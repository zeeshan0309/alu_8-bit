==> flow/design.v <==
module alu_8_bit(alu_out, carry_out, in_a, in_b, opCode, clk, rst);
  output reg [7:0]alu_out;
  output reg carry_out;
  input [7:0] in_a;
  input [7:0] in_b;
  input [3:0] opCode;
  input clk, rst;			 
  wire [7:0] add_out;
  wire [7:0] subt_out;
  wire [7:0] l_sh_out;
  wire [7:0] r_sh_out;
  wire [7:0] rng_l_out;
  wire [7:0] rng_r_out;
  wire [7:0] band_out;
  wire [7:0] bor_out;
  wire [7:0] bxor_out;
  wire [7:0] equl_out;
  wire [7:0] alu_out_temp;
  wire carry_temp;
  wire [9:0] carry;
  add_8_bit M0(add_out, carry[0], in_a, in_b);
  sub_8_bit M1(subt_out, carry[1], in_a, in_b);
  left_shft M2(l_sh_out, carry[2], in_a);
  right_shft M3(r_sh_out, carry[3], in_a);
  ring_lt M4(rng_l_out, carry[4], in_a);
  ring_rt M5(rng_r_out, carry[5], in_a);
  bitw_and M6(band_out, carry[6], in_a, in_b);
  bitw_or M7(bor_out, carry[7], in_a, in_b);
  bitw_xor M8(bxor_out, carry[8], in_a, in_b);
  equl M9(equl_out, carry[9], in_a, in_b);
  mux_8bit M10(alu_out_temp, opCode, add_out, subt_out, l_sh_out, r_sh_out, rng_l_out, rng_r_out, band_out, bor_out, bxor_out, equl_out, 8'b0, 8'b0, 8'b0, 8'b0, 8'b0, 8'b0);
  mux_1bit M11(carry_temp, opCode, carry[0], carry[1], carry[2], carry[3], carry[4], carry[5], carry[6], carry[7], carry[8], carry[9], 1'b0, 1'b0, 1'b0, 1'b0, 1'b0, 1'b0);
  always@(posedge clk, negedge rst) begin
    if(!rst) begin
      alu_out <= 8'b0;
      carry_out <= 1'b0;
    end
    else begin
      alu_out <= alu_out_temp;
      carry_out <= carry_temp;
    end
  end
endmodule
module add_8_bit(out, cr, in1, in2);		 
  output reg [7:0]out;
  output reg cr;
  input [7:0]in1;
  input [7:0]in2;
  reg [8:0] total;
  always@(*) begin
    total[8:0] <= in1 + in2;
    cr <= total[8];
    out[7:0] <= total[7:0];
  end
endmodule
module sub_8_bit(out, cr, in1, in2);		 
  output reg [7:0]out;
  output reg cr;
  input [7:0]in1;
  input [7:0]in2;
  reg [7:0]neg_in2;
  always@(*) begin
    neg_in2 <= ~(in2)+8'b00000001;
    out <= in1 + neg_in2;
    cr <= (in1>in2 || in1==in2)?0:1;
  end
endmodule
module left_shft(out, cr, in);		 
  output reg [7:0]out;
  output reg cr;
  input [7:0] in;
  always@(*) begin
    out[7:0] <= {in[6:0], 1'b0};
    cr <= 1'b0;
  end
endmodule
module right_shft(out, cr, in);		 
  output reg [7:0]out;
  output reg cr;
  input [7:0] in;
  always@(*) begin
    out[7:0] <= {1'b0, in[7:1]};
    cr <= 1'b0;
  end
endmodule
module ring_rt(out, cr, in);		 
  output reg[7:0] out;
  output reg cr;
  input [7:0] in;
  always@(*) begin
    out[7:0] <= {in[0], in[7:1]};
    cr <= 1'b0;
  end
endmodule
module ring_lt(out, cr, in);		 
  output reg [7:0] out;
  output reg cr;
  input [7:0] in;
  always@(*) begin
    out[7:0] <= {in[6:0], in[7]};
    cr <= 1'b0;
  end
endmodule
module bitw_and(out, cr, in1, in2);		 
  output reg [7:0] out;
  output reg cr;
  input [7:0] in1;
  input [7:0] in2;
  always@(*) begin
    out <= in1 & in2;
    cr <= 1'b0;
  end
endmodule
module bitw_or(out, cr, in1, in2);		 
  output reg [7:0] out;
  output reg cr;
  input [7:0] in1;
  input [7:0] in2;
  always@(*) begin
    out <= in1 & in2;
    cr <= 1'b0;
  end
endmodule
module bitw_xor(out, cr, in1, in2);		 
  output reg [7:0] out;
  output reg cr;
  input [7:0] in1;
  input [7:0] in2;
  always@(*) begin
    out <= in1 ^ in2;
    cr <= 1'b0;
  end
endmodule
module equl(out, cr, in1, in2);		 
  output reg [7:0] out;
  output reg cr;
  input [7:0] in1;
  input [7:0] in2;
  always@(*) begin
    out <= (in1==in2)?8'b00000001:8'b00000000;
    cr <= 1'b0;
  end
endmodule
module mux_8bit(out, sel, I0, I1, I2, I3, I4, I5, I6, I7, I8, I9, I10, I11, I12, I13, I14, I15);				 
  output reg [7:0] out;
  input [3:0]sel;
  input [7:0]I0, I1, I2, I3, I4, I5, I6, I7, I8, I9, I10, I11, I12, I13, I14, I15;
  always@(*) begin
    case(sel)
      4'b0000: out <= I0;
      4'b0001: out <= I1;
      4'b0010: out <= I2;
      4'b0011: out <= I3;
      4'b0100: out <= I4;
      4'b0101: out <= I5;
      4'b0110: out <= I6;
      4'b0111: out <= I7;
      4'b1000: out <= I8;
      4'b1001: out <= I9;
      4'b1010: out <= I10;
      4'b1011: out <= I11;
      4'b1100: out <= I12;
      4'b1101: out <= I13;
      4'b1110: out <= I14;
      4'b1111: out <= I15;
    endcase
  end
endmodule
module mux_1bit(out, sel, I0, I1, I2, I3, I4, I5, I6, I7, I8, I9, I10, I11, I12, I13, I14, I15);				 
  output reg out;
  input [3:0]sel;
  input I0, I1, I2, I3, I4, I5, I6, I7, I8, I9, I10, I11, I12, I13, I14, I15;
  always@(*) begin
    case(sel)
      4'b0000: out <= I0;
      4'b0001: out <= I1;
      4'b0010: out <= I2;
      4'b0011: out <= I3;
      4'b0100: out <= I4;
      4'b0101: out <= I5;
      4'b0110: out <= I6;
      4'b0111: out <= I7;
      4'b1000: out <= I8;
      4'b1001: out <= I9;
      4'b1010: out <= I10;
      4'b1011: out <= I11;
      4'b1100: out <= I12;
      4'b1101: out <= I13;
      4'b1110: out <= I14;
      4'b1111: out <= I15;
    endcase
  end
endmodule
### Reports on alu_8_bit

Tool output for the design above, in the order of the flow.
Lines are those of the file above, counted from 1.
Operators carry their Yosys type and port widths (W data, S select, Z words).
Cell names lack the library's common part.
Not given: --

* top module: alu_8_bit
* clock: clk
* cell library: sky130hd
* library corner: tt_025C_1v80

### Word level

Yosys after proc, flatten, opt, wreduce and memory -nomap, before mapping. Enables and synchronous resets that opt folds into registers are not counted as muxes. Memory bits, and registers merged into a memory's read port (data or address), are not among the register bits. Print and check cells are not counted. Equal cells are merged and count once.

* add/subtract/negate cells: 3
* magnitude comparators: 1
* equal/unequal tests: 16
* multiplexer cells: 4
* bitwise operators: 3
* reduce/logical cells: 5

Operator list (number)
* $pmux W8 S10: 1
* $eq A4 B4 Y1 const B: 8
* $eq A4 B3 Y1 const B: 4
* $reduce_or A14 Y1: 1
* $add A8 B8 Y9: 1
* $eq A4 B2 Y1 const B: 2
* $add A8 B1 Y8 const B: 1
* $add A8 B8 Y8: 1
* $gt A8 B8 Y1: 1
* $eq A8 B8 Y1: 1
* $and A8 B8 Y8: 1
* $xor A8 B8 Y8: 1
* $not A8 Y8: 1
* $reduce_or A6 Y1: 1
* $eq A4 B1 Y1 const B: 1
* $logic_not A4 Y1: 1
* $pmux W1 S3: 1
* $reduce_or A2 Y1: 1
* $mux W1: 2
* $logic_or A1 B1 Y1: 1

* flip-flop bits (word level): 9
* bits of input ports: 22
* cells after elaboration: 34

### Longest topological paths

Depth = most cells in a row (Yosys ltp): at word level without a register or memory, in the mapped netlist without a sequential cell, where the memories' decode and read muxes count.

* depth in word-level cells: 4
* ABC_AREA: 0
* gate-level depth with buffers: 9

### Synthesis result

The flow's flattened synthesis, as Yosys stat reports it; memories are mapped. The netlist is that of the ABC_AREA named above (0 if unset); the other value can give another one.

Cells by type
* dfrtp_1: number 9, total area 225.216 um2
* ha_1: number 17, total area 212.704 um2
* nor2_1: number 18, total area 67.565 um2
* a21oi_1: number 13, total area 65.062 um2
* inv_1: number 17, total area 63.811 um2
* nand2_1: number 16, total area 60.058 um2
* o21ai_0: number 10, total area 50.048 um2
* fa_1: number 2, total area 40.038 um2
* mux2i_1: number 4, total area 40.038 um2
* nor3_1: number 7, total area 35.034 um2
* xnor2_1: number 4, total area 35.034 um2
* a31oi_1: number 5, total area 31.28 um2
* a21o_1: number 4, total area 30.029 um2
* o211ai_1: number 4, total area 30.029 um2
* o21a_1: number 4, total area 30.029 um2
* a221oi_1: number 3, total area 26.275 um2
* nor2b_1: number 4, total area 25.024 um2
* a211oi_1: number 3, total area 22.522 um2

Not listed: further types 28, cells in them 53.

* cell count: 197
* mapped area: 1461.4 um2
* mapped flip-flops: 9

By module: a second synthesis without flattening, with its own total; a netlist apart from the flattened one above.

* cells (unflattened synthesis): 397
* area total of the unflattened synthesis: 3046.7 um2

Rows give one instance, submodules left out.

By module
* mux_8bit: instances 1, cells 196, area 1327.5 um2
* sub_8_bit: instances 1, cells 52, area 391.6 um2
* add_8_bit: instances 1, cells 42, area 324.1 um2
* alu_8_bit: instances 1, cells 10, area 229.0 um2
* equl: instances 1, cells 20, area 150.1 um2
* mux_1bit: instances 1, cells 7, area 135.1 um2
* bitw_xor: instances 1, cells 10, area 81.3 um2
* left_shft: instances 1, cells 10, area 71.3 um2
* right_shft: instances 1, cells 10, area 71.3 um2
* ring_lt: instances 1, cells 10, area 71.3 um2
* ring_rt: instances 1, cells 10, area 71.3 um2
* bitw_and: instances 1, cells 10, area 61.3 um2
* bitw_or: instances 1, cells 10, area 61.3 um2

### Timing after synthesis

Path of least setup slack by OpenSTA after synthesis, without wires, with an ideal clock, recovery checks aside; 20% of the period is set as input and as output delay. Where synthesis merged equal registers, the netlist keeps one of their names.

* path kind: in2reg
* from: input in_a[0]
* to: register carry_out
* period: 2.91 ns
* external input delay: 0.582 ns
* library setup time: 0.126 ns
* arrival time: 2.109 ns
* data required time: 2.784 ns
* slack: 0.675 ns
* delay of the path: 1.653 ns
* driving pins on the path: 9
* path buffers: 0
* synthesis period reached: 2.235 ns

"delay of the path" = arrival - input delay + setup time.
"driving pins on the path" counts driving pins, that of a launching flip-flop among them; a cell with two outputs on the path counts twice.
"synthesis period reached" is the clock period less the worst setup slack; recovery checks do not enter. This is arithmetic on one report: input and output delays are still those of the set period (20% each).
The rows between start and end are the longest chain of elaborated cells between them; the timing report does not say that the signal goes this way. Where chains are equally long, one stands for them.
Each line given opens the expression or statement behind the cell; cells for indexed reads and writes are added by Yosys, which also makes memories of some case tables.

* cells stage by stage: inv_1 -> ha_1 -> fa_1 -> inv_1 -> a21oi_1 -> o21bai_1 -> a21o_1 -> a31oi_1 -> o32a_1
* cells in the longest elaborated chain: 4

Ends and longest elaborated chain, post-synthesis
* start, declared: line 4 `input [7:0] in_a;`
* $gt A8 B8 Y1: line 65 `cr <= (in1>in2 || in1==in2)?0:1;`
* $logic_or A1 B1 Y1: line 65
* $mux W1: line 65
* $pmux W1 S3: line 174 `case(sel)`
* end, assigned: line 36 `carry_out <= 1'b0;`
* end, assigned: line 40 `carry_out <= carry_temp;`
* end, declared: line 3 `output reg carry_out;`

### Worst path after layout

Path of least setup slack in the final report of stored run 1 (OpenROAD, finished layout, wires in). Where an end is a register, its clock arrival counts in the times.

* path kind: in2reg
* from: input in_a[0]
* to: register alu_out[6]
* period: 2.0 ns
* external input delay: 0.40 ns
* library setup time: 0.09 ns
* arrival time: 2.11 ns
* data required time: 2.14 ns
* slack: 0.04 ns
* driving pins on the path: 11
* path buffers: 2

The rows between start and end are the longest chain of elaborated cells between them; the timing report does not say that the signal goes this way. Where chains are equally long, one stands for them.

* cells stage by stage: clkbuf_2 -> inv_1 -> ha_2 -> fa_2 -> inv_1 -> a21oi_1 -> o21bai_2 -> buf_4 -> and3_1 -> o21ai_0 -> a31oi_1
* cells in the longest elaborated chain: 2

Ends and longest elaborated chain, after layout
* start, declared: line 4 `input [7:0] in_a;`
* $add A8 B8 Y8: line 64 `out <= in1 + neg_in2;`
* $pmux W8 S10: line 149 `case(sel)`
* end, assigned: line 35 `alu_out <= 8'b0;`
* end, assigned: line 39 `alu_out <= alu_out_temp;`
* end, declared: line 2 `output reg [7:0]alu_out;`

FLOW RESULTS
============

Design alu_8_bit on sky130hd. What follows are 2 stored runs of the flow, each under its own settings; their order means nothing. The constraints put input and output delay at 20% of the set period each and load the outputs with 0.01 pF.
"period reached" means the clock period less the worst setup slack. The figure is calculated, with input and output delays left at 20% of the set period.
"critical setup path time" means the part of the period allowed to the worst setup path (the constraints hold back 20% at inputs and 20% at outputs) less its slack; where the path has registers, the arrival times of their clocks count too.
"total design power" rests on the timing tool's default activity at the inputs, not on a simulated workload.

### Stored run 1

==> flow/run.sh <==
#!/bin/bash
# the make line also repeats the synthesis and layout settings of config.mk as NAME=value (left out here)
make -C /OpenROAD-flow-scripts/flow DESIGN_CONFIG=/design/flow/config.mk WORK_HOME=/design/flow/orfs CLKGATE_MAP_FILE= finish
==> flow/config.mk <==
export PLATFORM = sky130hd
export DESIGN_NAME = alu_8_bit
export DESIGN_NICKNAME = alu_8_bit
export VERILOG_FILES = /design/flow/design.v
export SDC_FILE = /design/flow/constraint.sdc
export NUM_CORES = 4
export LEC_CHECK = 0
export ABC_AREA = 0
export CAP_MARGIN = 20
export CELL_PAD_IN_SITES_DETAIL_PLACEMENT = 2
export CORE_MARGIN = 2
export CORE_UTILIZATION = 16
export CTS_CLUSTER_DIAMETER = 24
export CTS_CLUSTER_SIZE = 37
export PLACE_DENSITY_LB_ADDON = 0.23
export SETUP_SLACK_MARGIN = -0.02
export SLEW_MARGIN = 15
==> flow/constraint.sdc <==
create_clock -name core_clock -period 2.0 [get_ports {clk}]
set_input_delay 0.4000 -clock core_clock [delete_from_list [all_inputs] [get_ports {clk}]]
set_output_delay 0.4000 -clock core_clock [all_outputs]
set_load 0.01 [all_outputs]

Results of stored run 1:
- Synthesis area: 1461.4 um2
- Total die area: 9914.2 um2
- Area of the standard cells in the finished layout: 2666.3 um2
- Utilization after layout: 0.303
- Smallest setup slack: 0.035 ns
- Post-route setup TNS: 0.000 ns
- Total design power: 1057 µW
- Period reached: 1.965 ns
- Critical setup path time: 1.56 ns
- Worst path kind: in2reg

### Stored run 2

==> flow/run.sh <==
#!/bin/bash
# the make line also repeats the synthesis and layout settings of config.mk as NAME=value (left out here)
make -C /OpenROAD-flow-scripts/flow DESIGN_CONFIG=/design/flow/config.mk WORK_HOME=/design/flow/orfs CLKGATE_MAP_FILE= finish
==> flow/config.mk <==
export PLATFORM = sky130hd
export DESIGN_NAME = alu_8_bit
export DESIGN_NICKNAME = alu_8_bit
export VERILOG_FILES = /design/flow/design.v
export SDC_FILE = /design/flow/constraint.sdc
export NUM_CORES = 4
export LEC_CHECK = 0
export CAP_MARGIN = 20
export CORE_MARGIN = 3
export CORE_UTILIZATION = 58
export CTS_CLUSTER_SIZE = 34
export GPL_TIMING_DRIVEN = 0
export PLACE_DENSITY = 0.89
export SETUP_SLACK_MARGIN = 0.1
export SLEW_MARGIN = 10
==> flow/constraint.sdc <==
create_clock -name core_clock -period 1.93 [get_ports {clk}]
set_input_delay 0.3860 -clock core_clock [delete_from_list [all_inputs] [get_ports {clk}]]
set_output_delay 0.3860 -clock core_clock [all_outputs]
set_load 0.01 [all_outputs]

Results of stored run 2:
- Synthesis area: 1461.4 um2
- Total die area: 3157.9 um2
- Area of the standard cells in the finished layout: 2227.1 um2
- Utilization after layout: 0.969
- Smallest setup slack: -0.133 ns
- Post-route setup TNS: -0.282 ns
- Total design power: 998.6 µW
- Period reached: 2.063 ns
- Critical setup path time: 1.68 ns
- Worst path kind: in2reg
